==> flow/design.v <==
`timescale 1ns / 1ps
module Alpha(
input btnC, btnL, btnR, btnU, btnD,
input clk,
input [7:0] sw,
output LeftMotor,
output RightMotor,
output reg [3:0] Direction = 4'b0000
    );
localparam N = 18; 
wire [5:0] speed;
assign speed =  sw[5:0];
Bravo L(
 .PWMrate (speed),
 .clk(clk),
 .PWMoutput(LeftMotor)
 );
Bravo R(
 .PWMrate (speed),
 .clk(clk),
 .PWMoutput(RightMotor)
 );
always @ (posedge clk)
    begin
        case (sw[7:6])
            2'b00 : Direction = 4'b1001;  
            2'b01 : Direction = 4'b0110;  
            2'b10 : Direction = 4'b1010;  
            2'b11 : Direction = 4'b0101;  
        endcase
 end
endmodule
`timescale 1ns / 1ps
module Bravo(
input [5:0] PWMrate,
input clk,
output reg PWMoutput = 0
    );
reg [5:0] count = 0;
always @ (posedge clk)
    begin
        PWMoutput <= (count < PWMrate);
        count = count + 1;
    end
endmodule
Step by step through the tools: Alpha. The steps from the RTL of Alpha to its reports follow in flow order. Line numbers count from 1 in the design file above. Library cell names are shortened. Not given: --

Top module: Alpha. Clock input: clk. Standard-cell library: sky130hd. Library corner: tt_025C_1v80.

Elaborated design. Counts by Yosys on the flattened word-level netlist (proc, flatten, opt, wreduce; memories kept). Register bits leave out memories and registers merged into their read ports (data or address); mux counts leave out enables and synchronous resets folded into registers. Print and check cells are left out. Cells with the same type and inputs are merged into one.

Register bits after elaboration: 18. Input port bits: 14. For output and inout port bits the number is 6. For elaborated cells the number is 14.

$add $sub $neg: 2. Magnitude comparators: 2. Equality and inequality tests: 3. The figure for multiplexer cells is 1. For reduce/logical cells the number is 1.

Operators by type and width (number): parallel mux 4 bit (select 4 bit) (1); adder 6 x 1 -> 6 bit with constant B (2); < comparator 6 bit (2); equality test 2 bit with constant B (2); equality test 2 x 1 -> 1 bit with constant B (1); logical NOT 2 bit (1).

Longest topological paths. Depth = most cells in a row (Yosys ltp): at word level without a register or memory, in the mapped netlist without a sequential cell, where the memories' decode and read muxes count.

The entry for depth in word-level cells reads 2. For ABC_AREA the number is 0. Under mapped depth stands 4. The figure for mapped depth without buffers is 4.

Netlist. Source: synth_stat.txt of the flow (Yosys; design flattened, memories mapped). It holds for the ABC_AREA given above (unset counts as 0); a run with the other value may have another netlist.

Cells by type: dfxtp_1 (number 18, total area 360.346 µm²); ha_1 (number 16, total area 200.192 µm²); inv_1 (number 10, total area 37.536 µm²); xnor2_1 (number 4, total area 35.034 µm²); xor2_1 (number 4, total area 35.034 µm²); a21oi_1 (number 6, total area 30.029 µm²); and3_4 (number 2, total area 22.522 µm²); o221a_2 (number 2, total area 22.522 µm²); nand3_2 (number 2, total area 20.019 µm²); nand2b_1 (number 2, total area 12.512 µm²); nand4_1 (number 2, total area 12.512 µm²); nand3_1 (number 2, total area 10.01 µm²); nand2_1 (number 2, total area 7.507 µm²); nor2_1 (number 2, total area 7.507 µm²); or2_2 (number 1, total area 6.256 µm²).

The entry for standard cells after synthesis reads 75. Synthesis area: 0.0008195 mm². Area of sequential cells: 0.0003603 mm². Under flip-flop cells stands 18. For buffer cells the number is 0.

The figures by module come from a second, unflattened synthesis with its own total; it is not the netlist above.

The entry for cell total of the unflattened synthesis reads 81. The figure for area (unflattened synthesis) is 0.000827 mm².

Each row is one instance without its submodules.

Modules: Bravo (instances 2, cells 34, area 0.0003366 mm², sequential area 0.0001401 mm²); Alpha (instances 1, cells 13, area 0.0001539 mm², sequential area 0.0000801 mm²).

Path before layout. Path of least setup slack by OpenSTA after synthesis, without wires, with an ideal clock, recovery checks aside; 20% of the period is set as input and as output delay. Where synthesis merged equal registers, the netlist keeps one of their names.

Path kind: register -> register. From: register L.count[3]. To: register L.PWMoutput. Clock period: 1.32 ns. For setup time the number is 0.119 ns. Under time at the first pin stands 0.000 ns. Arrival: 0.945 ns. The figure for data required time is 1.201 ns. For path slack the number is 0.257 ns. For path delay the number is 1.064 ns. The figure for driving pins on the path is 4. The figure for buffers on the path is 0. For synthesis period reached the number is 1.063 ns.

"path delay" is the arrival time less input delay plus setup time. "driving pins on the path": output pins that drive a net of the path, with the launching flip-flop's if there is one; two outputs of one cell count as two. "synthesis period reached" = period - worst setup slack (recovery checks aside). The figure is calculated, with input and output delays left at 20% of the set period. Between the ends stands the longest chain of elaborated cells between them, by number of cells; it is not shown to be the way that was timed. Of several equally long chains one is given. A line is the first line of the expression or statement that the cell stems from. Yosys adds cells for indexed reads and writes and turns some case tables into memories.

Cells stage by stage: dfxtp_1 > ha_1 > nand4_1 > o221a_2. Length of the longest elaborated chain: 1. Elaborated cells on any way between the ends: 1. Under source lines of those cells stands 1. Those cells by class: 1 x compare.

Ends and longest elaborated chain, after synthesis: from (decl) (line 39) `reg [5:0] count = 0;`; from (assign) (line 43) `count = count + 1;`; < comparator 6 bit (line 42) `PWMoutput <= (count < PWMrate);`; to (assign) (line 42); to (decl) (line 37) `output reg PWMoutput = 0`.

Path in the finished layout. Path of least setup slack in the final report of run 2 (OpenROAD, finished layout, wires in). Where an end is a register, its clock arrival counts in the times.

Path kind: register -> output. From: register Direction[0]. To: output Direction[0]. Clock period: 1.91 ns. Under external output delay stands 0.38 ns. Under time at the first pin stands 0.29 ns. Arrival: 1.15 ns. The figure for data required time is 1.53 ns. For path slack the number is 0.38 ns. The figure for driving pins on the path is 2. The figure for buffers on the path is 1.

A register here has more assigning lines than the two given.

Cells stage by stage: dfxtp_1 > clkdlybuf4s50_1. Length of the longest elaborated chain: 0. Elaborated cells on any way between the ends: 0. Under source lines of those cells stands 0.

Ends and longest elaborated chain, post-layout: from (decl) (line 8) `output reg [3:0] Direction = 4'b0000`; from (assign) (line 26) `2'b00 : Direction = 4'b1001;`; from (assign) (line 27) `2'b01 : Direction = 4'b0110;`; to (decl) (line 8).

FLOW RESULTS
============

Flow measurements of Alpha on sky130hd: 2 stored runs with different settings, listed in no order. Input and output delays are each 20% of the period that was set; the output load is 0.01 pF. "achieved clock period" = clock period - worst setup slack. The figure is calculated, with input and output delays left at 20% of the set period. "time used up by the worst setup path": the worst setup path's part of the clock period (all of it between registers, 20% less for each end at a port) less its slack. A launch clock that arrives late makes it longer, a capture clock that arrives late makes it shorter. "overall power" rests on the timing tool's default activity at the inputs, not on a simulated workload.

Files of run 1:
==> flow/run.sh <==
#!/bin/bash
# the make line also repeats the synthesis and layout settings of config.mk as NAME=value (left out here)
make -C /OpenROAD-flow-scripts/flow DESIGN_CONFIG=/design/flow/config.mk WORK_HOME=/design/flow/orfs CLKGATE_MAP_FILE= finish
==> flow/config.mk <==
export PLATFORM = sky130hd
export DESIGN_NAME = Alpha
export DESIGN_NICKNAME = Alpha
export VERILOG_FILES = /design/flow/design.v
export SDC_FILE = /design/flow/constraint.sdc
export NUM_CORES = 4
export LEC_CHECK = 0
export CAP_MARGIN = 20
export CORE_ASPECT_RATIO = 0.7
export CORE_MARGIN = 2
export CORE_UTILIZATION = 71
export PLACE_DENSITY_LB_ADDON = 0.13
export SETUP_SLACK_MARGIN = 0.02
export SLEW_MARGIN = 0
==> flow/constraint.sdc <==
create_clock -name core_clock -period 0.69 [get_ports {clk}]
set_input_delay 0.1380 -clock core_clock [delete_from_list [all_inputs] [get_ports {clk}]]
set_output_delay 0.1380 -clock core_clock [all_outputs]
set_load 0.01 [all_outputs]

Outcome of run 1: stopped before the end: floorplanning reported PDN-0185.

Files of run 2:
==> flow/run.sh <==
#!/bin/bash
# the make line also repeats the synthesis and layout settings of config.mk as NAME=value (left out here)
make -C /OpenROAD-flow-scripts/flow DESIGN_CONFIG=/design/flow/config.mk WORK_HOME=/design/flow/orfs CLKGATE_MAP_FILE= finish
==> flow/config.mk <==
export PLATFORM = sky130hd
export DESIGN_NAME = Alpha
export DESIGN_NICKNAME = Alpha
export VERILOG_FILES = /design/flow/design.v
export SDC_FILE = /design/flow/constraint.sdc
export NUM_CORES = 4
export LEC_CHECK = 0
export CAP_MARGIN = 25
export CORE_MARGIN = 2
export CORE_UTILIZATION = 71
export CTS_CLUSTER_DIAMETER = 377
export CTS_CLUSTER_SIZE = 73
export GPL_ROUTABILITY_DRIVEN = 1
export GPL_TIMING_DRIVEN = 0
export PLACE_DENSITY_LB_ADDON = 0.1
export SLEW_MARGIN = 20
==> flow/constraint.sdc <==
create_clock -name core_clock -period 1.91 [get_ports {clk}]
set_input_delay 0.3820 -clock core_clock [delete_from_list [all_inputs] [get_ports {clk}]]
set_output_delay 0.3820 -clock core_clock [all_outputs]
set_load 0.01 [all_outputs]

Results of run 2. The worst setup slack after layout reads 0.382 ns. For the achieved clock period the run shows 1.528 ns. The standard-cell area after layout comes to 0.0010135 mm². The mapped cell area after synthesis is 0.0008195 mm². The final design utilization comes to 92.5 %. For the time used up by the worst setup path the run shows 1.15 ns. Critical path type: register -> output. The measured setup TNS is 0.000 ns. The overall power stands at 0.0006927 W. For the die footprint the run shows 0.0014421 mm². The lowest hold slack comes to 0.435 ns.
